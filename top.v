==> flow/design.v <==
`timescale 1ns / 1ps
module fsm(
    input clk,
    input reset,
    input sa,
    input sb,
    input timer_done,
    output reg [12:0] timer_value,
    output reg Ga,
    output reg Ya,
    output reg Ra,
    output reg Gb,
    output reg Yb,
    output reg Rb,
    output reg timer_reset
    );
    parameter [3:0] s0 = 0, s1 = 1, s2 = 2, s3 = 3, s4 = 4,
                    s5 = 5, s6 = 6, s7 = 7, s8 = 8, s9 = 9;
    reg [3:0] state_reg,state_next;
    always @(posedge clk,negedge reset) begin
        if(!reset)
            state_reg <= s0;
        else
            state_reg <= state_next;
    end 
    always @(*) begin
        timer_value = 'bx;
        state_next = state_reg;
        case(state_reg)
            s0: begin
                timer_value = 5998;
                state_next = s1;
            end
            s1: begin
                timer_value = 5998;
                if(!timer_done)
                    state_next = s1;
                else if(timer_done & sb)
                    state_next = s2;
                else if(timer_done & !sb) begin
                    state_next = s6;
                end
            end
            s2: begin
                timer_value = 498;
                state_next = s3;
            end
            s3: begin
                timer_value = 498;
                if(!timer_done)
                    state_next = s3;
                else
                    state_next = s4;
            end
            s4: begin
                timer_value = 4998;
                state_next = s5;
            end
            s5: begin
                timer_value = 4998;
                if(!timer_done)
                    state_next = s5;
                else if(timer_done & (sa | !sb))
                    state_next = s8;
                else if(timer_done & sb & !sa) begin
                    state_next = s7;
                end
            end
            s6: begin
                timer_value = 998;
                state_next = s1;
            end
            s7: begin
                timer_value = 998;
                state_next = s5;
            end
            s8: begin
                timer_value = 498;
                state_next = s9;
            end
            s9: begin
                timer_value = 498;
                if(!timer_done)
                    state_next = s9;
                else
                    state_next = s0;
            end
            default: begin
                state_next = state_reg;
                timer_value = 'bx;
            end 
        endcase
    end 
    always @(*) begin
        Ga = 0;
        Ya = 0;
        Ra = 0;
        Gb = 0;
        Yb = 0;
        Rb = 0;
        timer_reset = 0;
        case(state_reg)
            s0: begin
                Ga = 1;
                Rb = 1;
            end
            s1: begin
                Ga = 1;
                Rb = 1;
                timer_reset = 1;
            end
            s2: begin
                Ya = 1;
                Rb = 1;
            end    
            s3: begin
                Ya = 1;
                Rb = 1;
                timer_reset = 1;
            end
            s4: begin
                Gb = 1;
                Ra = 1;
            end
            s5: begin
                Gb = 1;
                Ra = 1;
                timer_reset = 1;
            end
            s6: begin
                Ga = 1;
                Rb = 1;
            end
            s7: begin
                Ya = 1;
                Rb = 1;
            end 
            s8: begin
                Yb = 1;
                Ra = 1;
            end
            s9: begin
                Yb = 1;
                Ra = 1;
                timer_reset = 1;
            end
        endcase
    end
endmodule
`timescale 1ns / 1ps
module timer(
    input clk,
    input reset,
    input [12:0] final_value,
    output timer_done
    );
    reg [12:0] Q_reg,Q_next;
    always @(posedge clk,negedge reset) begin
        if(!reset)
            Q_reg <= 'b0;
        else
            Q_reg <= Q_next;
    end
    always @(*) begin
        Q_next = timer_done?('b0):(Q_reg + 1);
    end
    assign timer_done = (Q_reg == final_value);
endmodule
`timescale 1ns / 1ps
module top(
    input clk,
    input reset,
    input sa,
    input sb,
    output Ga,
    output Ya,
    output Ra,
    output Gb,
    output Yb,
    output Rb
    );
    wire timer_done_sig,timer_reset_sig;
    wire [12:0] timer_value_sig;
    timer t1(
        .clk(clk),
        .reset(timer_reset_sig),
        .final_value(timer_value_sig),
        .timer_done(timer_done_sig)
    );
    fsm f1(
        .clk(clk),
        .reset(reset),
        .sa(sa),
        .sb(sb),
        .timer_done(timer_done_sig),
        .timer_value(timer_value_sig),
        .Ga(Ga),
        .Ya(Ya),
        .Ra(Ra),
        .Gb(Gb),
        .Yb(Yb),
        .Rb(Rb),
        .timer_reset(timer_reset_sig)
    );
endmodule
Reports on top:

Tool output for the design above, in the order of the flow.
Lines are those of the file above, counted from 1.
Operators carry their Yosys type and port widths (W data, S select, Z words).
Cell names lack the library's common part.
Not given: n/a

* top: top
* clock: clk
* cell library: sky130hd
* library corner: tt_025C_1v80

Elaborated design:

Source: Yosys, flattened and elaborated, memories not mapped. Widths are those after wreduce. Registers that Yosys merges into a memory's read port (data or address) are not register bits. Print and check cells do not count. Equal cells are merged and count once.
Memory sizes are those after Yosys's memory passes, which may raise the word count (mostly to a power of two), join words into wider ones and drop unused or constant bits.

* $add $sub $neg: 1
* $mul: 0
* divide/modulo/power cells: 0
* $lt $le $gt $ge: 0
* equal/unequal tests: 12
* shifts and indexed selects: 0
* mux-type cells: 11
* bitwise operators: 5
* reduce/logical cells: 11

Operator list (count)
* $pmux W13 S4: 1
* $pmux W4 S8: 1
* $mux W4: 7
* $eq A4 B3 Y1 const B: 4
* $add A13 B1 Y13 const B: 1
* $eq A13 B13 Y1: 1
* $mux W13: 1
* $reduce_or A2 Y1: 5
* $eq A4 B2 Y1 const B: 2
* $ne A4 B2 Y1 const B: 2
* $eq A4 B4 Y1 const B: 2
* $reduce_bool A8 Y1: 1
* $and A1 B1 Y1: 4
* $eq A4 B1 Y1 const B: 1
* $logic_not A4 Y1: 1
* $reduce_or A4 Y1: 1
* $reduce_and A3 Y1: 1
* $mux W3: 1
* $logic_not A1 Y1: 2
* $or A1 B1 Y1: 1

* bits in registers: 17
* bits in latches: 0
* bits in writable memories: 0
* ROM bits: 112
* clocked read ports x word width: 0
* memories: 1
* input bits: 4
* output and inout port bits: 6
* cells after elaboration: 43

Memory list
* (name not given): depth 16, bits a word 7, rd ports 1, write ports 0, line 102 `case(state_reg)`

Logic depth:

Yosys ltp: most cells in a row. Word level: on the elaborated netlist, between registers, memories and ports. Mapped: between sequential cells and ports; inverters and the memories' decode and read muxes count.

* word-level depth: 10
* ABC_AREA: 0
* gate-level depth with buffers: 9
* depth with buffers taken out: 6

Mapped cells and area:

The flow's flattened synthesis, as Yosys stat reports it; memories are mapped. The netlist is that of the ABC_AREA named above (0 if unset); the other value can give another one.

Cells by type
* dfrtp_1: count 17, total area 425.408 µm²
* nor2_1: count 23, total area 86.333 µm²
* xor2_1: count 8, total area 70.067 µm²
* xnor2_1: count 6, total area 52.55 µm²
* nor2b_1: count 8, total area 50.048 µm²
* a21oi_1: count 6, total area 30.029 µm²
* nand3_1: count 6, total area 30.029 µm²
* and4_1: count 3, total area 26.275 µm²
* and3_1: count 4, total area 25.024 µm²
* ha_1: count 2, total area 25.024 µm²
* nand2_1: count 6, total area 22.522 µm²
* nor3_1: count 4, total area 20.019 µm²
* o311ai_0: count 2, total area 17.517 µm²
* a32oi_2: count 1, total area 16.266 µm²
* buf_2: count 3, total area 15.014 µm²
* buf_4: count 2, total area 15.014 µm²
* inv_1: count 4, total area 15.014 µm²
* nor3b_1: count 2, total area 15.014 µm²

Not listed: further types 21, cells in them 27.

* standard cells after synthesis: 134
* mapped area: 1151.1 µm²
* mapped flip-flops: 17
* buffer cells: 9

By module: a second synthesis without flattening, with its own total; a netlist apart from the flattened one above.

* cells (unflattened synthesis): 128
* area total of the unflattened synthesis: 1168.6 µm²

Each row is one instance without its submodules.

By module
* timer: times used 1, cells 77, area 762.0 µm²
* fsm: times used 1, cells 51, area 406.6 µm²
* top: times used 1, cells 0, area 0.0 µm²

Worst setup path after synthesis:

Path of least setup slack by OpenSTA after synthesis, without wires, with an ideal clock, recovery checks aside; 20% of the period is set as input and as output delay. Where synthesis merged equal registers, the netlist keeps one of their names.

* path type: register to register
* start point: reg f1.state_reg[3]
* end point: reg t1.Q_reg[7]
* clock period: 2530 ps
* launch time at the first pin: 0 ps
* arrival time: 1857 ps
* required time: 2411 ps
* setup slack: 555 ps
* path delay: 1976 ps
* driving pins on the path: 9
* buffers on the path: 3
* period reached after synthesis: 1975 ps

"path delay" is the arrival time less input delay plus setup time.
"driving pins on the path" counts driving pins, that of a launching flip-flop among them; a cell with two outputs on the path counts twice.
"period reached after synthesis" = period - worst setup slack (recovery checks aside). The figure is calculated, with input and output delays left at 20% of the set period.
Between the ends stands the longest chain of elaborated cells between them, by number of cells; it is not shown to be the way that was timed. Of several equally long chains one is given.
A line is the first line of the expression or statement that the cell stems from. Yosys adds cells for indexed reads and writes and turns some case tables into memories.

* cells stage by stage: dfrtp_1 > buf_2 > nor3b_2 > mux2i_1 > nor3b_1 > and2_1 > buf_4 > buf_6 > nor2_1
* cells in the longest elaborated chain: 5
* elaborated cells on any way between the ends: 17
* classes of those cells: 10 x eq/ne; 2 x mux; 5 x reduce/logical

Ends and longest elaborated chain, post-synthesis
* from (decl): line 19 `reg [3:0] state_reg,state_next;`
* from (assign): line 22 `state_reg <= s0;`
* from (assign): line 24 `state_reg <= state_next;`
* $eq A4 B2 Y1: line 29 `case(state_reg)`
* $reduce_or A4 Y1
* $pmux W13 S4: line 29
* $eq A13 B13 Y1: line 167 `assign timer_done = (Q_reg == final_value);`
* $mux W13: line 165 `Q_next = timer_done?('b0):(Q_reg + 1);`
* to (assign): line 160 `Q_reg <= 'b0;`
* to (assign): line 162 `Q_reg <= Q_next;`
* to (decl): line 157 `reg [12:0] Q_reg,Q_next;`

Some nets on the timed path still bear RTL names; the line given drives or declares the net.

Named nets, post-synthesis
* Gb: line 102 `case(state_reg)`

Timing after layout:

Path of least setup slack in the final report of run 1 (OpenROAD, finished layout, wires in). Where an end is a register, its clock arrival counts in the times.
The report prints the path's times to 10 ps; the period is as set.

* path type: register to output
* start point: reg f1.state_reg[3]
* end point: out Gb
* clock period: 2390 ps
* output delay: 480 ps
* launch time at the first pin: 300 ps
* arrival time: 1830 ps
* required time: 1910 ps
* setup slack: 90 ps
* driving pins on the path: 4
* buffers on the path: 2

Between the ends stands the longest chain of elaborated cells between them, by number of cells; it is not shown to be the way that was timed. Of several equally long chains one is given.
The chain passes a memory read, where the word-level depth is cut; so it can be longer than that depth.

* cells stage by stage: dfrtp_1 > clkbuf_4 > nor3b_2 > clkdlybuf4s50_1
* cells in the longest elaborated chain: 1
* elaborated cells on any way between the ends: 1
* classes of those cells: 1 x memory

Ends and longest elaborated chain, post-layout
* from (decl): line 19 `reg [3:0] state_reg,state_next;`
* from (assign): line 22 `state_reg <= s0;`
* from (assign): line 24 `state_reg <= state_next;`
* $mem_v2 Z16 W7: line 102 `case(state_reg)`
* to (decl): line 178 `output Gb,`

Subject: flow runs of top

Hi,

Below are 2 stored runs of the flow (Yosys, OpenROAD; platform sky130hd) on top, each with its settings and what was measured, unordered. Constraints: input delay and output delay 20% of the set period each, output load 0.01 pF.
"period reached" means the clock period less the worst setup slack. The figure is calculated, with input and output delays left at 20% of the set period.
"time used up by the worst setup path" = time allowed to the worst setup path (clock period - input delay - output delay, where it has them) - its slack; a late launch clock adds to it, a late capture clock takes from it.
By "total power of the final layout" is meant OpenSTA's value without simulated activity: inputs other than the clock are taken to toggle once in ten clock periods, and the tool carries that through the logic.
"time used up by the worst setup path" is given in steps of 10 ps.

### Run 1

Settings: `period_ns=2.39`, `CORE_UTILIZATION=63`, `PLACE_DENSITY_LB_ADDON=0.22`, `CORE_ASPECT_RATIO=1.78`, `CORE_MARGIN=9`, `GPL_TIMING_DRIVEN=0`, `CTS_CLUSTER_SIZE=16`, `CAP_MARGIN=35`, `SLEW_MARGIN=20`

- Total die area: 3754.5 µm²
- Utilization after layout: 76.5 %
- Setup total negative slack: 0 ps
- Total power of the final layout: 0.4555 mW
- Standard-cell area of the final layout: 1321.3 µm²
- Setup slack of the critical path: 87 ps
- Time used up by the worst setup path: 1830 ps
- Critical path type: register to output
- Synthesized cell area: 1151.1 µm²
- Period reached: 2303 ps

### Run 2

Settings: `period_ns=1.78`, `CORE_UTILIZATION=16`, `SETUP_SLACK_MARGIN=0.33`, `PLACE_DENSITY_LB_ADDON=0.11`, `CELL_PAD_IN_SITES_GLOBAL_PLACEMENT=0`, `TNS_END_PERCENT=80`, `ABC_AREA=0`, `GPL_TIMING_DRIVEN=0`, `GPL_ROUTABILITY_DRIVEN=0`, `SLEW_MARGIN=5`, `MIN_ROUTING_LAYER=met2`, `CAP_MARGIN=20`, `CORE_MARGIN=2`

- Standard-cell area of the final layout: 1700.4 µm²
- Period reached: 1943 ps
- Setup total negative slack: -2151 ps
- Total power of the final layout: 0.7007 mW
- Time used up by the worst setup path: 1940 ps
- Critical path type: register to register
- Utilization after layout: 24.8 %
- Total die area: 7889.0 µm²
- Synthesized cell area: 1151.1 µm²
- Setup slack of the critical path: -163 ps

Regards
